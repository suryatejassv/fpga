==> flow/design.v <==
`timescale 1ns / 1ps
module modulation(
    input clk,           
    input rst,           
    input x,             
    input tvalid,
    output reg signed [15:0] real_part,  
    output reg signed [15:0] imag_part   
);
reg  position;     
always @(posedge clk or posedge rst) begin
    if (rst) begin
        position <= 1'b1;
         real_part <= 16'd0;  
        imag_part <= 16'd0;  
    end
    else if(tvalid) begin
       position = position + 1;
        if (x == 1'b1) begin
            if (position == 1'b0) begin  
                real_part <= 16'd23171;  
                imag_part <= 16'd23171;  
            end
            else begin  
                real_part <= -16'd23171;  
                imag_part <= 16'd23171;   
            end
        end
        else begin  
            if (position == 1'b0) begin  
                real_part <= -16'd23171;  
                imag_part <= -16'd23171;  
            end
            else begin  
                real_part <= 16'd23171;  
                imag_part <= -16'd23171;  
            end
        end    
    end
end
endmodule
### Step by step through the tools: modulation

The steps from the RTL of modulation to its reports follow in flow order.
Lines are those of the file above, counted from 1.
Operators carry their Yosys type and port widths (W data, S select, Z words).
Cell names lack the library's common part.
The mark - stands for no value.

| design | value |
|---|---|
| top module | modulation |
| clock input | clk |
| cell library | sky130hd |
| corner | tt_025C_1v80 |

### Word level

Counts by Yosys on the flattened word-level netlist (proc, flatten, opt, wreduce; memories kept). Register bits leave out memories and registers merged into their read ports (data or address); mux counts leave out enables and synchronous resets folded into registers. Print and check cells are left out. Cells with the same type and inputs are merged into one.

| operators by class | value |
|---|---|
| add/sub/neg operators | 1 |
| multipliers | 0 |
| divide/modulo/power cells | 0 |
| magnitude comparators | 0 |
| equality and inequality tests | 0 |
| shifts and indexed selects | 0 |
| multiplexer cells | 4 |
| bitwise gates (word level) | 0 |
| reductions and logical operators | 0 |

Operators with widths:

| operator | number |
|---|---|
| $mux W16 | 4 |
| $add A1 B1 Y1 const B | 1 |

| word-level totals | value |
|---|---|
| bits in registers | 33 |
| latch bits | 0 |
| memory bits (writable) | 0 |
| memory bits (read-only) | 0 |
| word width x clocked read ports | 0 |
| memory cells | 0 |
| input bits | 4 |
| output and inout bits | 32 |

### Logic depth

Yosys ltp: most cells in a row. Word level: on the elaborated netlist, between registers, memories and ports. Mapped: between sequential cells and ports; inverters and the memories' decode and read muxes count.

| depth | value |
|---|---|
| depth in word-level cells | 3 |
| ABC_AREA | 0 |
| gate-level depth with buffers | 3 |
| mapped depth without buffers | 2 |

### Netlist

Yosys stat after the flow's synthesis: flattened, memories mapped to cells. It holds for the ABC_AREA given above (unset counts as 0); a run with the other value may have another netlist.
The area totals of this step are shown rounded.

| synthesis totals | value |
|---|---|
| mapped cells | 44 |
| synthesis area | 436.7 um^2 |
| area of sequential cells | 151.4 um^2 |
| flip-flop cells | 6 |
| buffers | 28 |

Cell types:

| type | number | total area (um^2) |
|---|---|---|
| buf_4 | 27 | 202.694 |
| dfrtp_1 | 5 | 125.12 |
| dfstp_2 | 1 | 26.275 |
| mux2_4 | 1 | 15.014 |
| buf_6 | 1 | 11.261 |
| mux2_2 | 1 | 11.261 |
| a21oi_1 | 2 | 10.01 |
| xnor2_1 | 1 | 8.758 |
| xor2_1 | 1 | 8.758 |
| nor2_1 | 2 | 7.507 |
| or2_2 | 1 | 6.256 |
| inv_1 | 1 | 3.754 |

### Timing after synthesis

Source: OpenSTA report_checks on the synthesized netlist (no wires, ideal clock, input and output delay 20% of the period each), path of least setup slack; recovery checks are left aside. Register names are those of the netlist, which keeps one name where synthesis merged equal registers.

| timing path after synthesis | value |
|---|---|
| path kind | register -> register |
| start | register position |
| end | register real_part[7] |
| period | 1480 ps |
| setup time | 125 ps |
| launch time at the first pin | 0 ps |
| arrival | 836 ps |
| slack | 519 ps |
| delay of the path | 961 ps |
| driving pins on the path | 3 |
| buffers on the path | 0 |
| synthesis period reached | 961 ps |

"delay of the path" is the arrival time less input delay plus setup time.
"driving pins on the path" counts driving pins, that of a launching flip-flop among them; a cell with two outputs on the path counts twice.
"synthesis period reached" is the clock period less the worst setup slack; recovery checks do not enter. This is arithmetic on one report: input and output delays are still those of the set period (20% each).
Between the ends stands the longest chain of elaborated cells between them, by number of cells; it is not shown to be the way that was timed. Of several equally long chains one is given.
A line is the first line of the expression or statement that the cell stems from. Yosys adds cells for indexed reads and writes and turns some case tables into memories.
A register here has more assigning lines than the two given.

| between the ends, after synthesis | value |
|---|---|
| path through | dfstp_2 xnor2_1 mux2_4 |
| length of the longest elaborated chain | 3 |
| elaborated cells on any way between the ends | 4 |
| RTL lines with such cells | 4 |
| classes of those cells | add/sub (1); mux (3) |

Ends and longest elaborated chain, after synthesis:

| what | RTL line | RTL |
|---|---|---|
| start, declared | 10 | `reg  position;` |
| start, assigned | 13 | `position <= 1'b1;` |
| start, assigned | 18 | `position = position + 1;` |
| $add A1 B1 Y1 | 18 |  |
| $mux W16 | 30 | `if (position == 1'b0) begin` |
| $mux W16 | 19 | `if (x == 1'b1) begin` |
| end, assigned | 25 | `real_part <= -16'd23171;` |
| end, assigned | 31 | `real_part <= -16'd23171;` |
| end, declared | 7 | `output reg signed [15:0] real_part,` |

==> results <==
Design modulation on sky130hd. What follows are 2 stored runs of the flow, each under its own settings; their order means nothing. The constraints put input and output delay at 20% of the set period each and load the outputs with 0.01 pF.
Among the settings, . means not set for that run.

| run | period_ns | CORE_UTILIZATION | SETUP_SLACK_MARGIN | PLACE_DENSITY_LB_ADDON | CELL_PAD_IN_SITES_GLOBAL_PLACEMENT | TNS_END_PERCENT | SLEW_MARGIN | MIN_ROUTING_LAYER | CAP_MARGIN | CORE_MARGIN | PLACE_DENSITY | CORE_ASPECT_RATIO | ABC_AREA | GPL_TIMING_DRIVEN | GPL_ROUTABILITY_DRIVEN | CTS_CLUSTER_SIZE | CTS_CLUSTER_DIAMETER |
|---|---|---|---|---|---|---|---|---|---|---|---|---|---|---|---|---|---|
| run 1 | 0.983 | 57 | 0.22 | 0.1 | 0 | 30 | 40 | met2 | 20 | 2 | . | . | . | . | . | . | . |
| run 2 | 0.759 | 71 | . | . | 0 | 100 | 35 | met2 | 25 | 2 | 0.94 | 0.58 | 0 | 1 | 0 | 21 | 195 |

Run 1: stopped before the end: floorplanning reported PDN-0185
Run 2: stopped before the end: floorplanning reported PDN-0185
